==> flow/design.v <==
`timescale 1ns / 1ps
module car_parking(
    input wire clk, rst,
    input wire sensor1_entry, sensor1_exit, sensor2_entry, sensor2_exit,
    input wire [15:0] password1, password2,
    output reg Greenled1, Redled1, Greenled2, Redled2,
    output reg [6:0] HEX_1, HEX_2, HEX_3, HEX_4
);
    typedef enum reg [2:0] {
        IDLE          = 3'b000, 
        WAIT_PASSWORD = 3'b001,
        WRONG_PASS    = 3'b010,
        RIGHT_PASS    = 3'b011,
        STOP         = 3'b100
    } state_t;
    state_t current_state, next_state;
    always @(posedge clk or posedge rst) begin
        if (rst)
            current_state <= IDLE;
        else 
            current_state <= next_state;
    end
    wire pass1_correct = (password1 == 16'h1234);
    wire pass2_correct = (password2 == 16'h1234);
    always @(*) begin
        case (current_state)
            IDLE: begin
                if (sensor1_entry || sensor2_entry)
                    next_state = WAIT_PASSWORD;
                else
                    next_state = IDLE;
            end
            WAIT_PASSWORD: begin
                if ((sensor1_entry && pass1_correct) || (sensor2_entry && pass2_correct))
                    next_state = RIGHT_PASS;
                else
                    next_state = WRONG_PASS;
            end
            WRONG_PASS: begin
                if ((sensor1_entry && pass1_correct) || (sensor2_entry && pass2_correct))
                    next_state = RIGHT_PASS;
                else
                    next_state = WRONG_PASS;
            end
            RIGHT_PASS: begin
                if (sensor1_exit || sensor2_exit)
                    next_state = STOP;
                else
                    next_state = RIGHT_PASS;
            end
            STOP: begin
                next_state = IDLE;
            end
            default: next_state = IDLE;
        endcase
    end
    always @(*) begin
        Greenled1 = 0;
        Redled1 = 1;
        Greenled2 = 0;
        Redled2 = 1;
        HEX_1 = 7'b000_0110;  
        HEX_2 = 7'b000_0110;  
        HEX_3 = 7'b000_0110;  
        HEX_4 = 7'b000_0110;  
        case (current_state)
            WRONG_PASS: begin
                HEX_1 = 7'b100_0010;  
                HEX_2 = 7'b000_0111;  
                HEX_3 = 7'b000_0111;  
                HEX_4 = 7'b100_0000;  
            end
            RIGHT_PASS: begin
                if (sensor1_entry && !sensor1_exit && pass1_correct) begin
                    Greenled1 = 1; Redled1 = 0;
                    HEX_1 = 7'b100_0011;  
                    HEX_2 = 7'b100_0000;  
                end
                else if (sensor2_entry && !sensor2_exit && pass2_correct) begin
                    Greenled2 = 1; Redled2 = 0;
                    HEX_3 = 7'b100_0011;  
                    HEX_4 = 7'b100_0000;  
                end
            end
            STOP: begin
                HEX_1 = 7'b000_0110;  
                HEX_2 = 7'b000_0110;  
                HEX_3 = 7'b000_0110;  
                HEX_4 = 7'b000_0110;  
            end
        endcase
    end
endmodule
Reports on car_parking
What the tools print for car_parking, step after step.
Lines are those of the file above, counted from 1.
Operators carry their Yosys type and port widths (W data, S select, Z words).
Cell names lack the library's common part.
The mark - stands for no value.
- top: car_parking
- clock input: clk
- cell library: sky130hd
- library corner: tt_025C_1v80

Word level
Yosys after proc, flatten, opt, wreduce and memory -nomap, before mapping. Enables and synchronous resets that opt folds into registers are not counted as muxes. Memory bits, and registers merged into a memory's read port (data or address), are not among the register bits. Print and check cells are not counted. Equal cells are merged and count once.
- bits in registers: 3
- input port bits at 38
- output and inout bits: 32
- cells after elaboration: 43
- equality and inequality tests: 5
- multiplexer cells: 24
- noted reductions and logical operators: 13
- operators with widths (cell ; count):
    $pmux W7 S2 ; 4
    $mux W7 ; 6
    $eq A16 B13 Y1 const B ; 2
    $mux W1 ; 12
    $pmux W3 S3 ; 1
    $logic_and A1 B1 Y1 ; 6
    $eq A3 B2 Y1 const B ; 2
    $logic_or A1 B1 Y1 ; 3
    $eq A3 B1 Y1 const B ; 1
    $logic_not A3 Y1 ; 1
    $mux W3 ; 1
    $logic_not A1 Y1 ; 2
    $reduce_or A2 Y1 ; 1

Logic depth
Yosys ltp: most cells in a row. Word level: on the elaborated netlist, between registers, memories and ports. Mapped: between sequential cells and ports; inverters and the memories' decode and read muxes count.
- word-level depth: 6
- ABC_AREA at 0
- noted depth in mapped cells: 5
- depth with buffers taken out at 4

Netlist
The flow's flattened synthesis, as Yosys stat reports it; memories are mapped. The netlist is that of the ABC_AREA named above (0 if unset); the other value can give another one.
Totals and module areas in this step are rounded.
- cell count: 77
- synthesis area: 641.9 sq um
- noted sequential part of the area: 126.4 sq um
- noted mapped flip-flops: 5
- buffers: 20
- cell types (cell ; count ; area in all (sq um)):
    buf_4 ; 19 ; 142.637
    dfrtp_1 ; 4 ; 100.096
    dfstp_2 ; 1 ; 26.275
    nor2_1 ; 7 ; 26.275
    nand4b_4 ; 1 ; 23.773
    nor4_4 ; 1 ; 21.27
    nor3_1 ; 4 ; 20.019
    o211a_1 ; 2 ; 20.019
    or4b_1 ; 2 ; 20.019
    inv_1 ; 5 ; 18.768
    nand4b_1 ; 2 ; 17.517
    nor4b_1 ; 2 ; 17.517
    nand2b_4 ; 1 ; 13.763
    or4b_4 ; 1 ; 13.763
    o32a_1 ; 1 ; 10.01
    a2111oi_0 ; 1 ; 8.758
    o2111ai_1 ; 1 ; 8.758
    or3b_1 ; 1 ; 8.758
Other cell types: 19; their cells: 21.

Path before layout
Path of least setup slack by OpenSTA after synthesis, without wires, with an ideal clock, recovery checks aside; 20% of the period is set as input and as output delay. Where synthesis merged equal registers, the netlist keeps one of their names.
- path type: input-to-output
- start: in password1[11]
- end: out HEX_2[2]
- noted period: 3310 ps
- external input delay: 662 ps
- noted external output delay: 662 ps
- time at the first pin: 662 ps
- arrival time: 2034 ps
- noted data required time: 2648 ps
- noted path slack: 614 ps
- noted delay of the path: 1372 ps
- noted driving pins on the path: 5
- buffers on the path: 1
- synthesis period reached at 2696 ps
"delay of the path" = arrival - input delay + setup time.
A path that ends at an output port has no setup time.
"driving pins on the path": output pins that drive a net of the path, with the launching flip-flop's if there is one; two outputs of one cell count as two.
"synthesis period reached" is the clock period less the worst setup slack; recovery checks do not enter. This is arithmetic on one report: input and output delays are still those of the set period (20% each).
The rows between start and end are the longest chain of elaborated cells between them; the timing report does not say that the signal goes this way. Where chains are equally long, one stands for them.
A line is the first line of the expression or statement that the cell stems from. Yosys adds cells for indexed reads and writes and turns some case tables into memories.
- cell sequence: or4b_4 nor4_4 nand4b_4 nand2b_4 buf_4
- length of the longest elaborated chain: 4
- elaborated cells between the ends (all ways): 4
- source lines of those cells at 3
- those cells by class: eq/ne (1); mux (2); reduce/logical (1)
- RTL lines, path after synthesis (item ; RTL line ; source):
    from (decl) ; 5 ; input wire [15:0] password1, password2,
    $eq A16 B13 Y1 ; 23 ; wire pass1_correct = (password1 == 16'h1234);
    $logic_and A1 B1 Y1 ; 74 ; if (sensor1_entry && !sensor1_exit && pass1_correct) begin
    $mux W7 ; 74 ;
    $pmux W7 S2 ; 66 ; case (current_state)
    to (decl) ; 7 ; output reg [6:0] HEX_1, HEX_2, HEX_3, HEX_4
Some nets on the timed path still bear RTL names; the line given drives or declares the net.
- nets with RTL names, path after synthesis (net ; RTL line):
    Redled1 ; 66
    HEX_2[1] ; 66

Top module car_parking; platform sky130hd; tools Yosys and OpenROAD; 2 stored runs in no particular order. Input and output delays are each 20% of the period that was set; the output load is 0.01 pF.

Run 1

==> flow/run.sh <==
#!/bin/bash
# the make line also repeats the synthesis and layout settings of config.mk as NAME=value (left out here)
make -C /OpenROAD-flow-scripts/flow DESIGN_CONFIG=/design/flow/config.mk WORK_HOME=/design/flow/orfs CLKGATE_MAP_FILE= finish
==> flow/config.mk <==
export PLATFORM = sky130hd
export DESIGN_NAME = car_parking
export DESIGN_NICKNAME = car_parking
export VERILOG_FILES = /design/flow/design.v
export SDC_FILE = /design/flow/constraint.sdc
export NUM_CORES = 4
export LEC_CHECK = 0
export CAP_MARGIN = 20
export CELL_PAD_IN_SITES_GLOBAL_PLACEMENT = 3
export CORE_MARGIN = 10
export CORE_UTILIZATION = 56
export CTS_CLUSTER_DIAMETER = 170
export GPL_ROUTABILITY_DRIVEN = 1
export PLACE_DENSITY_LB_ADDON = 0.26
export SLEW_MARGIN = 20
export TNS_END_PERCENT = 90
==> flow/constraint.sdc <==
create_clock -name core_clock -period 2.36 [get_ports {clk}]
set_input_delay 0.4720 -clock core_clock [delete_from_list [all_inputs] [get_ports {clk}]]
set_output_delay 0.4720 -clock core_clock [all_outputs]
set_load 0.01 [all_outputs]

Run 1: stopped before the end: placement reported FLW-0024.

Run 2

==> flow/run.sh <==
#!/bin/bash
# the make line also repeats the synthesis and layout settings of config.mk as NAME=value (left out here)
make -C /OpenROAD-flow-scripts/flow DESIGN_CONFIG=/design/flow/config.mk WORK_HOME=/design/flow/orfs CLKGATE_MAP_FILE= finish
==> flow/config.mk <==
export PLATFORM = sky130hd
export DESIGN_NAME = car_parking
export DESIGN_NICKNAME = car_parking
export VERILOG_FILES = /design/flow/design.v
export SDC_FILE = /design/flow/constraint.sdc
export NUM_CORES = 4
export LEC_CHECK = 0
export CAP_MARGIN = 20
export CORE_MARGIN = 2
export CORE_UTILIZATION = 67
export CTS_CLUSTER_DIAMETER = 382
export CTS_CLUSTER_SIZE = 52
export GPL_ROUTABILITY_DRIVEN = 0
export HOLD_SLACK_MARGIN = -0.07
export MAX_ROUTING_LAYER = met4
export MIN_ROUTING_LAYER = met1
export SETUP_SLACK_MARGIN = -0.12
export SLEW_MARGIN = 20
export TNS_END_PERCENT = 30
==> flow/constraint.sdc <==
create_clock -name core_clock -period 2.35 [get_ports {clk}]
set_input_delay 0.4700 -clock core_clock [delete_from_list [all_inputs] [get_ports {clk}]]
set_output_delay 0.4700 -clock core_clock [all_outputs]
set_load 0.01 [all_outputs]

Run 2: stopped before the end: placement reported GPL-0301.
